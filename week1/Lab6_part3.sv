==> flow/design.v <==
module FA(input A, B, Cin,
	output Cout, S);
	assign {Cout, S} = A + B + Cin;
endmodule
module Lab6_part3
#(parameter N=8)
(input [N-1:0] A, B,
input clk,
output [2*N -1: 0] P,
output [N-1:0][N-1:0]path);
	reg [N-1:0] Ain, Bin;
	reg [2*N-1:0] Pout;
	wire [2*N-1:0] sum;
	Mul #(.N(N)) multiplier2(.A(Ain), .B(Bin), .P(sum), .path(path));
	always @(posedge clk)begin
		Pout <= sum;
		Ain <= A;
		Bin <= B;
	end
	assign P = Pout;
endmodule
module Mul
#(N=8)
(input [N-1:0] A, B,
output [2*N -1: 0] P,
output [N-1:0][N-1:0]path);
	wire [N*N-1:0]cry;
	wire  [N*N-1:0] Apath, Bpath;
	wire [N-2:0] lowcase;	
	assign Apath[N-1:0] = A & {N{B[0]}};
	assign lowcase[0] = A[0] & B[0];
	assign cry[N*N-1] = 0;
	assign path[N-1:0] = Apath[N*N-1:0];
	assign cry[0] = 0;
	assign Bpath[N-1:0] = A & {N{B[1]}};
	genvar i, j;
	generate
	 for (i=0; i<N-1; i=i+1) begin : generate_adder  
  	   FA Addergen (
     	    .A(Apath[i+1]),
     	    .B(Bpath[i]),
	    .Cin(cry[i]),
   	      .S(Apath[N+i]),
	      .Cout(cry[i+1])
  	   );end
	   FA Addergen (
     	    .A(cry[N*N-1]),
     	    .B(Bpath[N-1]),
	    .Cin(cry[N-1]),
   	      .S(Apath[N+N-1]),
	      .Cout(cry[N])
  	   );
	 for (j=1; j<N-1; j=j+1) begin : generate_level_multiplier
	  assign Bpath[j*N+N-1: j*N] = A & {N{B[j+1]}};
	  assign cry[j*N+j] = 0;
	  assign lowcase[j] = Apath[j*N];
   	  for (i=0; i<N-1; i=i+1) begin : generate_adder  
  	   FA Addergen (
     	    .A(Apath[j*N+i+1]),
     	    .B(Bpath[j*N+i]),
	    .Cin(cry[j*N+j+i]),
   	      .S(Apath[j*N+N+i]),
	      .Cout(cry[j*N+j+i+1])
  	   );
	  end
	  FA Addergen (
     	    .A(cry[j*N+j-N-1+N]),
     	    .B(Bpath[j*N+N-1]),
	    .Cin(cry[j*N+j+N-1]),
   	      .S(Apath[j*N+N+N-1]),
	      .Cout(cry[j*N+j+N]));
	 end
	endgenerate
	assign P = {cry[N*N-2], Apath[N*N-1:N*N-N], lowcase};
endmodule
# == From RTL to reports: Lab6_part3 ==
# Tool output for the design above, in the order of the flow.
# Lines are those of the file above, counted from 1.
# Operators carry their Yosys type and port widths (W data, S select, Z words).
# Cell names lack the library's common part.
# The mark -- stands for no value.
# inputs
top,Lab6_part3
clk_port,clk
lib,sky130hd
corner,tt_025C_1v80

# == Word level ==
# Source: Yosys, flattened and elaborated, memories not mapped. Widths are those after wreduce; folded enables and synchronous resets count as part of the registers. Registers that Yosys merges into a memory's read port (data or address) are not register bits. Print and check cells do not count. Equal cells are merged and count once.
# word_totals
register_bits,32
in_bits,17
output_inout_bits,80
wordCells,116
# op_classes
logic,9
addsub,104
# op_table
operator,n
$add A1 B1 Y2,56
$add A2 B1 Y2,48
$and A8 B8 Y8,8
$and A1 B1 Y1,1

# == Logic depth ==
# Longest topological path by Yosys (ltp), each cell counted once; first at word level (registers and memories cut), then after technology mapping (sequential cells cut; the memories' decode and read muxes count).
# depth
ltp_word,27
abc_area,0
depth_mapped,38

# == Netlist ==
# Source: synth_stat.txt of the flow (Yosys; design flattened, memories mapped). It holds for the ABC_AREA given above (unset counts as 0); a run with the other value may have another netlist.
# The area totals of this step are shown rounded.
# types
cell,n,area_total_um2
fa_1,48,960.922
dfxtp_1,32,640.614
buf_4,63,472.954
and2_1,49,306.544
inv_1,48,180.173
ha_1,8,100.096
nand2_1,17,63.811
# mapped
n_buf,63
cell_count,265
area_um2,2725
ff_cells,32
# The figures by module come from a second, unflattened synthesis with its own total; it is not the netlist above.
# unflattened
cells_unflattened,169
area_unflattened_um2,2286
# Each row is one instance without its submodules.
# by_module
module,mod_area_um2,mod_seq_area_um2,n_inst,cells
FA,20.0,0.0,56,1
Lab6_part3,640.6,640.6,1,32
Mul #(N=8),524.3,0.0,1,81

# == Path before layout ==
# Source: OpenSTA report_checks on the synthesized netlist (no wires, ideal clock, input and output delay 20% of the period each), path of least setup slack; recovery checks are left aside. Register names are those of the netlist, which keeps one name where synthesis merged equal registers.
# synth_path
path_kind,register to output
startpoint,register Ain[1]
endpoint,output path
launch_ns,0.000
out_delay_ns,2.220
path_stages,33
arrival_ns,9.606
t_required_ns,8.880
slack_ns,-0.726
clock_period_ns,11.1
n_path_buf,1
delay_ns,9.606
synth_period_reached_ns,11.826
# "delay_ns" is the arrival time less input delay plus setup time.
# A path that ends at an output port has no setup time.
# "path_stages": output pins that drive a net of the path, with the launching flip-flop's if there is one; two outputs of one cell count as two.
# "synth_period_reached_ns" is the clock period less the worst setup slack; recovery checks do not enter. This is arithmetic on one report: input and output delays are still those of the set period (20% each).
# An end named without its bit number is one bit of that signal or, where synthesis recoded a state register, one of its new flip-flops.
# The rows between start and end are the longest chain of elaborated cells between them; the timing report does not say that the signal goes this way. Where chains are equally long, one stands for them.
# Each line given opens the expression or statement behind the cell; cells for indexed reads and writes are added by Yosys, which also makes memories of some case tables.
# synth_via
path_cell_list,dfxtp_1 and2_1 ha_1 inv_1 fa_1 inv_1 fa_1 inv_1 fa_1 inv_1 fa_1 fa_1 fa_1 fa_1 fa_1 fa_1 fa_1 fa_1 fa_1 inv_1 fa_1 inv_1 fa_1 fa_1 inv_1 fa_1 fa_1 inv_1 fa_1 inv_1 fa_1 inv_1 buf_4
elab_chain_len,27
cone_cells,107
classes_between,add/sub (99); logic (8)
# synth_rtl
item,line_no,text
"start, declared",11,"reg [N-1:0] Ain, Bin;"
"start, assigned",17,Ain <= A;
$and A8 B8 Y8,30,assign Apath[N-1:0] = A & {N{B[0]}};
$add A1 B1 Y2,3,"assign {Cout, S} = A + B + Cin;"
$add A2 B1 Y2 (2 in a row),3,
$add A1 B1 Y2,3,
$add A2 B1 Y2 (4 in a row),3,
$add A1 B1 Y2,3,
$add A2 B1 Y2,3,
$add A1 B1 Y2,3,
$add A2 B1 Y2 (5 in a row),3,
$add A1 B1 Y2,3,
$add A2 B1 Y2,3,
$add A1 B1 Y2,3,
$add A2 B1 Y2 (2 in a row),3,
$add A1 B1 Y2,3,
$add A2 B1 Y2 (4 in a row),3,
"end, declared",10,output [N-1:0][N-1:0]path);
# Nets of the timed path that keep an RTL name, with a line that drives or declares them; the list need not be complete.
# synth_named_nets
net,line_no
multiplier2.generate_adder[0].Addergen.A,30
multiplier2.generate_adder[2].Addergen.S,3
multiplier2.generate_level_multiplier[1].generate_adder[4].Addergen.S,3
multiplier2.generate_level_multiplier[2].generate_adder[3].Addergen.S,3
multiplier2.generate_level_multiplier[3].generate_adder[6].Addergen.S,3

# == Path in the finished layout ==
# Path of least setup slack in the final report of entry A (OpenROAD, finished layout, wires in). Where an end is a register, its clock arrival counts in the times.
# layout_path
path_kind,register to output
startpoint,register Bin[0]
endpoint,output path
slack_ns,1.21
t_required_ns,10.40
clock_period_ns,13.0
launch_ns,0.28
out_delay_ns,2.60
path_stages,31
n_path_buf,1
arrival_ns,9.19
# An end named without its bit number is one bit of that signal or, where synthesis recoded a state register, one of its new flip-flops.
# The rows between start and end are the longest chain of elaborated cells between them; the timing report does not say that the signal goes this way. Where chains are equally long, one stands for them.
# layout_via
path_cell_list,dfxtp_2 and2_4 ha_1 inv_1 fa_1 inv_1 fa_1 fa_2 fa_2 fa_1 inv_1 fa_1 inv_1 fa_2 fa_2 fa_2 fa_2 fa_1 fa_1 fa_2 fa_1 inv_1 fa_1 fa_2 inv_1 fa_1 fa_1 inv_1 fa_1 inv_1 clkbuf_2
elab_chain_len,27
cone_cells,105
classes_between,add/sub (104); logic (1)
# layout_rtl
item,line_no,text
"start, declared",11,"reg [N-1:0] Ain, Bin;"
"start, assigned",18,Bin <= B;
$and A8 B8 Y8,30,assign Apath[N-1:0] = A & {N{B[0]}};
$add A1 B1 Y2,3,"assign {Cout, S} = A + B + Cin;"
$add A2 B1 Y2 (6 in a row),3,
$add A1 B1 Y2 (2 in a row),3,
$add A2 B1 Y2 (2 in a row),3,
$add A1 B1 Y2,3,
$add A2 B1 Y2 (2 in a row),3,
$add A1 B1 Y2,3,
$add A2 B1 Y2 (2 in a row),3,
$add A1 B1 Y2,3,
$add A2 B1 Y2 (2 in a row),3,
$add A1 B1 Y2,3,
$add A2 B1 Y2 (2 in a row),3,
$add A1 B1 Y2,3,
$add A2 B1 Y2 (2 in a row),3,
"end, declared",10,output [N-1:0][N-1:0]path);

# 2 stored runs of Lab6_part3 in the flow (synthesis by Yosys, layout by OpenROAD, sky130hd cells), in arbitrary order. Constraints: input delay and output delay 20% of the set period each, output load 0.01 pF.
# "period_less_ws_ns" = clock period - worst setup slack. The figure is calculated, with input and output delays left at 20% of the set period.
# "worst_path_ns" means the part of the period allowed to the worst setup path (the constraints hold back 20% at inputs and 20% at outputs) less its slack; where the path has registers, the arrival times of their clocks count too.
# "power_total_uw": no workload was simulated; the value follows from the tool's default switching activity.
# Measured values are rounded.
# Among the settings, n/a means not set for that run.
# Results: n/a = not shown.
name,entry A,entry B
period_ns,13.0,10.9
SETUP_SLACK_MARGIN,0.83,-0.47
CAP_MARGIN,20,20
CORE_MARGIN,2,8
CORE_UTILIZATION,40,49
SLEW_MARGIN,20,20
PLACE_DENSITY_LB_ADDON,n/a,0.28
CORE_ASPECT_RATIO,n/a,1.09
CELL_PAD_IN_SITES_DETAIL_PLACEMENT,n/a,2
TNS_END_PERCENT,n/a,35
GPL_ROUTABILITY_DRIVEN,n/a,1
synthArea_um2,2725,n/a
total_die_area_um2,7489,n/a
stdcell_area_um2,3646,n/a
post_route_util_frac,0.546,n/a
setup_worst_slack_ns,1.212,n/a
setup_tns_ns,0.000,n/a
holdWs_ns,0.620,n/a
power_total_uw,1215,n/a
period_less_ws_ns,11.788,n/a
worst_path_ns,9.19,n/a
worst_setup_path_type,register to output,n/a
# Entry B: did not finish, placement stopped with DPL-0033
