==> flow/design.v <==
module FA(input A, B, Cin,
	output Cout, S);
	assign {Cout, S} = A + B + Cin;
endmodule
module Lab6_part4
#(parameter N=8)
(input [N-1:0] A, B,
input clk,
output [2*N -1: 0] P,
output [N-1:0][N-1:0]path,
output [N-1:0] carry);
	reg [N-1:0] Ain, Bin;
	reg [2*N-1:0] Pout;
	wire [2*N-1:0] sum;
	Mul_adder #(.N(N)) multiplier(.A(Ain), .B(Bin), .P(sum), .path(path),
			.carry(carry));
	always @(posedge clk)begin
		Pout <= sum;
		Ain <= A;
		Bin <= B;
	end
	assign P = Pout;
endmodule
module Mul_adder
#(N=8)
(input [N-1:0] A, B,
output [2*N -1: 0] P,
output [N-1:0][N-1:0]path,
output [N-1:0]carry);
	wire [N-1:0]cry;
	wire  [N*N-1:0] Apath, Bpath;
	wire [N-1:0] concate, ext1, ext0;
	wire [N-2:0] lowcase;
	assign path[N-1:0] = Apath[N*N-1:0];
	assign carry[N-1:0] = cry[N-1:0];
	assign ext0 = {N{B[0]}};
	assign ext1 = {N{B[1]}};		
	assign Apath[N-1:0] = A & ext0;
	assign lowcase[0] = Apath[0] * Bpath[0];
	assign cry[0] = 0;
	assign Bpath[N-1: 0] = A & ext1;
	assign concate = {cry[0], Apath[N-1:1]};
	NbitAdder #(.N(N))adder(.A(concate),.B(Bpath[N-1:0]),.Sw(Apath[2*N-1:N]),.carry(cry[1]));
	genvar j;
	generate
	 for (j=1; j<N-1; j=j+1) begin : generate_level_multiplier
	  assign Bpath[j*N+N-1: j*N] = A & {N{B[j+1]}};
	  assign lowcase[j] = Apath[j*N];
	  NbitAdder #(.N(N))adder2
				(.A({cry[j],Apath[N*j+N-1:N*j+1]}),
				.B(Bpath[N*j+N-1:N*j]),
				.Sw(Apath[j*N+N+N-1:j*N+N]),
				.carry(cry[j+1]));
	 end
	endgenerate
	assign P = {cry[N-1], Apath[N*N-1:N*N-N], lowcase};
endmodule
module NbitAdder #(N =4)
(input [N-1:0] A, B,
output [N-1:0] Sw,
output carry);
	wire [N: 0] cry;
	assign cry[0] = 0;
	assign carry = cry[N];
	genvar i;
	generate
   	 for (i=0; i< N; i=i+1) begin : generate_adder_block_identifier  
  	  FA Addergen (
     	   .A(A[i]),
     	   .B(B[i]),
	   .Cin(cry[i]),
   	     .S(Sw[i]),
	     .Cout(cry[i+1])
  	  );
	 end 
	endgenerate
endmodule
# ---- Tool chain data of Lab6_part4
# The steps from the RTL of Lab6_part4 to its reports follow in flow order.
# Line numbers count from 1 in the design file above.
# The mark - stands for no value.
dict set report setup {
  design {Lab6_part4}
  clk_port {clk}
  lib {sky130hd}
  corner {tt_025C_1v80}
}

# ---- Word level
# Counts by Yosys on the flattened word-level netlist (proc, flatten, opt, wreduce; memories kept). Register bits leave out memories and registers merged into their read ports (data or address); mux counts leave out enables and synchronous resets folded into registers. Print and check cells are left out. Cells with the same type and inputs are merged into one.
dict set report word_totals {
  register_bits 32
  input_bits 17
  output_inout_bits 88
  elab_cells 116
}
dict set report classes {
  add_sub_neg 104
  n_mul 1
  logic 8
}
# operator n
set op_table {}
lappend op_table {{1-bit by 1-bit adder with 2-bit output} 56}
lappend op_table {{2-bit by 1-bit adder with 2-bit output} 48}
lappend op_table {{8-bit bitwise AND} 8}
lappend op_table {{1-bit by 1-bit multiplier with 1-bit output} 1}

# ---- Longest topological paths
# Depth = most cells in a row (Yosys ltp): at word level without a register or memory, in the mapped netlist without a sequential cell, where the memories' decode and read muxes count.
dict set report depth {
  depth_word 27
  abc_area 0
  ltp_mapped 31
  depth_no_buf 29
}

# ---- After synthesis
# The flow's flattened synthesis, as Yosys stat reports it; memories are mapped. The netlist is that of the ABC_AREA named above (0 if unset); the other value can give another one.
dict set report synth_totals {
  cells 261
  synth_area_um2 2761.4
  seq_area_um2 640.6
  ffs 32
}
# type n area_total_um2
set by_type {}
lappend by_type {sky130_fd_sc_hd__fa_1 48 960.922}
lappend by_type {sky130_fd_sc_hd__dfxtp_1 32 640.614}
lappend by_type {sky130_fd_sc_hd__buf_4 71 533.011}
lappend by_type {sky130_fd_sc_hd__and2_1 46 287.776}
lappend by_type {sky130_fd_sc_hd__inv_1 32 120.115}
lappend by_type {sky130_fd_sc_hd__ha_1 8 100.096}
lappend by_type {sky130_fd_sc_hd__nand2_1 16 60.058}
lappend by_type {sky130_fd_sc_hd__and2_2 5 37.536}
lappend by_type {sky130_fd_sc_hd__buf_6 1 11.261}
lappend by_type {sky130_fd_sc_hd__and3_1 1 6.256}
lappend by_type {sky130_fd_sc_hd__conb_1 1 3.754}
# By module: a second synthesis without flattening, with its own total; a netlist apart from the flattened one above.
dict set report unflattened {
  hier_cells 177
  area_unflattened_um2 2333.5
}
# Rows give one instance, submodules left out.
# module n_inst cells mod_area_um2 seq_area_um2
set modules {}
lappend modules {FA 56 1 20.0 0.0}
lappend modules {Lab6_part4 1 32 640.6 640.6}
lappend modules {{Mul_adder (N=8)} 1 82 545.5 0.0}
lappend modules {{NbitAdder (N=8)} 7 1 3.8 0.0}

# ---- Worst setup path after synthesis
# Path of least setup slack by OpenSTA after synthesis, without wires, with an ideal clock, recovery checks aside; 20% of the period is set as input and as output delay. Where synthesis merged equal registers, the netlist keeps one of their names.
dict set report synth_path {
  path_type {register -> output}
  startpoint {register Bin[0]}
  endpoint {output path}
  period_ns 13.9
  t_first_pin_ns 0.000
  arrival_ns 9.775
  required_ns 11.120
  path_slack_ns 1.345
  delay_ns 9.775
  path_stages 28
  path_buffers 2
  synth_period_reached_ns 12.555
}
# "delay_ns" is the arrival time less input delay plus setup time.
# A path that ends at an output port has no setup time.
# "path_stages" counts driving pins, that of a launching flip-flop among them; a cell with two outputs on the path counts twice.
# "synth_period_reached_ns" is the clock period less the worst setup slack; recovery checks do not enter. This is arithmetic on one report: input and output delays are still those of the set period (20% each).
# An end named without its bit number is one bit of that signal or, where synthesis recoded a state register, one of its new flip-flops.
# Between the ends stands the longest chain of elaborated cells between them, by number of cells; it is not shown to be the way that was timed. Of several equally long chains one is given.
# A line is the first line of the expression or statement that the cell stems from. Yosys adds cells for indexed reads and writes and turns some case tables into memories.
dict set report synth_via {
  cell_sequence {sky130_fd_sc_hd__dfxtp_1 > sky130_fd_sc_hd__buf_6 > sky130_fd_sc_hd__and2_1 > sky130_fd_sc_hd__ha_1 > sky130_fd_sc_hd__fa_1 > sky130_fd_sc_hd__inv_1 > sky130_fd_sc_hd__fa_1 > sky130_fd_sc_hd__fa_1 > sky130_fd_sc_hd__inv_1 > sky130_fd_sc_hd__fa_1 > sky130_fd_sc_hd__fa_1 > sky130_fd_sc_hd__fa_1 > sky130_fd_sc_hd__fa_1 > sky130_fd_sc_hd__fa_1 > sky130_fd_sc_hd__fa_1 > sky130_fd_sc_hd__fa_1 > sky130_fd_sc_hd__fa_1 > sky130_fd_sc_hd__fa_1 > sky130_fd_sc_hd__fa_1 > sky130_fd_sc_hd__fa_1 > sky130_fd_sc_hd__fa_1 > sky130_fd_sc_hd__fa_1 > sky130_fd_sc_hd__inv_1 > sky130_fd_sc_hd__fa_1 > sky130_fd_sc_hd__fa_1 > sky130_fd_sc_hd__inv_1 > sky130_fd_sc_hd__fa_1 > sky130_fd_sc_hd__buf_4}
  elab_chain_cells 27
}
# item line_no
set synth_rtl {}
lappend synth_rtl {{start: declaration} 12} ;# reg [N-1:0] Ain, Bin;
lappend synth_rtl {{start: assignment} 20} ;# Bin <= B;
lappend synth_rtl {{8-bit bitwise AND} 38} ;# assign Apath[N-1:0] = A & ext0;
lappend synth_rtl {{1-bit by 1-bit adder with 2-bit output} 3} ;# assign {Cout, S} = A + B + Cin;
lappend synth_rtl {{2-bit by 1-bit adder with 2-bit output (3 in a row)} 3}
lappend synth_rtl {{1-bit by 1-bit adder with 2-bit output} 3}
lappend synth_rtl {{2-bit by 1-bit adder with 2-bit output} 3}
lappend synth_rtl {{1-bit by 1-bit adder with 2-bit output} 3}
lappend synth_rtl {{2-bit by 1-bit adder with 2-bit output (4 in a row)} 3}
lappend synth_rtl {{1-bit by 1-bit adder with 2-bit output} 3}
lappend synth_rtl {{2-bit by 1-bit adder with 2-bit output} 3}
lappend synth_rtl {{1-bit by 1-bit adder with 2-bit output} 3}
lappend synth_rtl {{2-bit by 1-bit adder with 2-bit output (6 in a row)} 3}
lappend synth_rtl {{1-bit by 1-bit adder with 2-bit output} 3}
lappend synth_rtl {{2-bit by 1-bit adder with 2-bit output} 3}
lappend synth_rtl {{1-bit by 1-bit adder with 2-bit output} 3}
lappend synth_rtl {{2-bit by 1-bit adder with 2-bit output (3 in a row)} 3}
lappend synth_rtl {{end: declaration} 10} ;# output [N-1:0][N-1:0]path,
# Nets of the timed path that keep an RTL name, with a line that drives or declares them; the list need not be complete.
# net line_no
set synth_nets {}
lappend synth_nets {multiplier.adder.generate_adder_block_identifier[0].Addergen.A 38}
lappend synth_nets {multiplier.generate_level_multiplier[1].adder2.generate_adder_block_identifier[2].Addergen.S 3}
lappend synth_nets {multiplier.generate_level_multiplier[2].adder2.generate_adder_block_identifier[4].Addergen.S 3}
lappend synth_nets {multiplier.generate_level_multiplier[3].adder2.generate_adder_block_identifier[3].Addergen.S 3}
lappend synth_nets {multiplier.generate_level_multiplier[4].adder2.generate_adder_block_identifier[7].Addergen.S 3}

# ---- Path in the finished layout
# From the final timing report of run 2: the path of least setup slack in the routed layout; clock arrival at registers is part of the times.
dict set report layout_path {
  path_type {register -> output}
  startpoint {register Bin[1]}
  endpoint {output path}
  period_ns 9.59
  t_first_pin_ns 0.28
  arrival_ns 9.12
  required_ns 7.67
  path_slack_ns -1.45
  path_stages 27
  path_buffers 1
}
# An end named without its bit number is one bit of that signal or, where synthesis recoded a state register, one of its new flip-flops.
# Between the ends stands the longest chain of elaborated cells between them, by number of cells; it is not shown to be the way that was timed. Of several equally long chains one is given.
dict set report layout_via {
  cell_sequence {sky130_fd_sc_hd__dfxtp_4 > sky130_fd_sc_hd__and2_4 > sky130_fd_sc_hd__ha_4 > sky130_fd_sc_hd__fa_2 > sky130_fd_sc_hd__inv_2 > sky130_fd_sc_hd__fa_2 > sky130_fd_sc_hd__fa_2 > sky130_fd_sc_hd__inv_2 > sky130_fd_sc_hd__fa_2 > sky130_fd_sc_hd__fa_2 > sky130_fd_sc_hd__fa_2 > sky130_fd_sc_hd__fa_2 > sky130_fd_sc_hd__fa_2 > sky130_fd_sc_hd__fa_2 > sky130_fd_sc_hd__fa_2 > sky130_fd_sc_hd__fa_2 > sky130_fd_sc_hd__fa_2 > sky130_fd_sc_hd__fa_2 > sky130_fd_sc_hd__inv_2 > sky130_fd_sc_hd__fa_2 > sky130_fd_sc_hd__fa_2 > sky130_fd_sc_hd__fa_2 > sky130_fd_sc_hd__fa_2 > sky130_fd_sc_hd__fa_2 > sky130_fd_sc_hd__inv_2 > sky130_fd_sc_hd__fa_2 > sky130_fd_sc_hd__buf_6}
  elab_chain_cells 27
}
# item line_no
set layout_rtl {}
lappend layout_rtl {{start: declaration} 12} ;# reg [N-1:0] Ain, Bin;
lappend layout_rtl {{start: assignment} 20} ;# Bin <= B;
lappend layout_rtl {{8-bit bitwise AND} 41} ;# assign Bpath[N-1: 0] = A & ext1;
lappend layout_rtl {{1-bit by 1-bit adder with 2-bit output} 3} ;# assign {Cout, S} = A + B + Cin;
lappend layout_rtl {{2-bit by 1-bit adder with 2-bit output (6 in a row)} 3}
lappend layout_rtl {{1-bit by 1-bit adder with 2-bit output (2 in a row)} 3}
lappend layout_rtl {{2-bit by 1-bit adder with 2-bit output (2 in a row)} 3}
lappend layout_rtl {{1-bit by 1-bit adder with 2-bit output} 3}
lappend layout_rtl {{2-bit by 1-bit adder with 2-bit output (2 in a row)} 3}
lappend layout_rtl {{1-bit by 1-bit adder with 2-bit output} 3}
lappend layout_rtl {{2-bit by 1-bit adder with 2-bit output (2 in a row)} 3}
lappend layout_rtl {{1-bit by 1-bit adder with 2-bit output} 3}
lappend layout_rtl {{2-bit by 1-bit adder with 2-bit output (2 in a row)} 3}
lappend layout_rtl {{1-bit by 1-bit adder with 2-bit output} 3}
lappend layout_rtl {{2-bit by 1-bit adder with 2-bit output (2 in a row)} 3}
lappend layout_rtl {{1-bit by 1-bit adder with 2-bit output} 3}
lappend layout_rtl {{2-bit by 1-bit adder with 2-bit output (2 in a row)} 3}
lappend layout_rtl {{end: declaration} 10} ;# output [N-1:0][N-1:0]path,

--- measured runs ---
Top module Lab6_part4; platform sky130hd; tools Yosys and OpenROAD; 2 stored runs in no particular order. Input and output delays are each 20% of the period that was set; the output load is 0.01 pF.
"achieved_clock_period_ns" is the run's clock period less its worst setup slack. It is reckoned from that one timing run; input and output delays stay at 20% of the period that was set.
"design_power_mw" is the tool's figure for a default switching activity; nothing was simulated.

[flow] run 1: files
==> flow/run.sh <==
#!/bin/bash
# the make line also repeats the synthesis and layout settings of config.mk as NAME=value (left out here)
make -C /OpenROAD-flow-scripts/flow DESIGN_CONFIG=/design/flow/config.mk WORK_HOME=/design/flow/orfs CLKGATE_MAP_FILE= finish
==> flow/config.mk <==
export PLATFORM = sky130hd
export DESIGN_NAME = Lab6_part4
export DESIGN_NICKNAME = Lab6_part4
export VERILOG_FILES = /design/flow/design.v
export SDC_FILE = /design/flow/constraint.sdc
export NUM_CORES = 4
export LEC_CHECK = 0
export ABC_AREA = 0
export CAP_MARGIN = 20
export CELL_PAD_IN_SITES_DETAIL_PLACEMENT = 1
export CELL_PAD_IN_SITES_GLOBAL_PLACEMENT = 1
export CORE_MARGIN = 2
export CORE_UTILIZATION = 67
export MAX_ROUTING_LAYER = met4
export PLACE_DENSITY_LB_ADDON = 0.16
export SETUP_SLACK_MARGIN = 1.74
export SLEW_MARGIN = 5
export TNS_END_PERCENT = 90
==> flow/constraint.sdc <==
create_clock -name core_clock -period 19.7 [get_ports {clk}]
set_input_delay 3.9400 -clock core_clock [delete_from_list [all_inputs] [get_ports {clk}]]
set_output_delay 3.9400 -clock core_clock [all_outputs]
set_load 0.01 [all_outputs]

[flow] run 1: unfinished; error FLW-0024 in placement

[flow] run 2: files
==> flow/run.sh <==
#!/bin/bash
# the make line also repeats the synthesis and layout settings of config.mk as NAME=value (left out here)
make -C /OpenROAD-flow-scripts/flow DESIGN_CONFIG=/design/flow/config.mk WORK_HOME=/design/flow/orfs CLKGATE_MAP_FILE= finish
==> flow/config.mk <==
export PLATFORM = sky130hd
export DESIGN_NAME = Lab6_part4
export DESIGN_NICKNAME = Lab6_part4
export VERILOG_FILES = /design/flow/design.v
export SDC_FILE = /design/flow/constraint.sdc
export NUM_CORES = 4
export LEC_CHECK = 0
export CAP_MARGIN = 20
export CELL_PAD_IN_SITES_DETAIL_PLACEMENT = 0
export CELL_PAD_IN_SITES_GLOBAL_PLACEMENT = 0
export CORE_MARGIN = 5
export CORE_UTILIZATION = 51
export CTS_CLUSTER_DIAMETER = 396
export GPL_ROUTABILITY_DRIVEN = 1
export MIN_ROUTING_LAYER = met2
export PLACE_DENSITY = 0.5
export SETUP_SLACK_MARGIN = 0.23
export SLEW_MARGIN = 30
==> flow/constraint.sdc <==
create_clock -name core_clock -period 9.59 [get_ports {clk}]
set_input_delay 1.9180 -clock core_clock [delete_from_list [all_inputs] [get_ports {clk}]]
set_output_delay 1.9180 -clock core_clock [all_outputs]
set_load 0.01 [all_outputs]

[flow] run 2: metrics
[metrics] final_cell_area_um2 = 3819.9
[metrics] util_pct = 73.9
[metrics] achieved_clock_period_ns = 11.040
[metrics] ws_setup_ns = -1.450
[metrics] die_um2 = 6986.4
[metrics] yosys_chip_area_um2 = 2761.4
[metrics] design_power_mw = 1.743
[metrics] fin_tns_ns = -6.604
[metrics] final_hold_ws_ns = 0.552
--- end ---
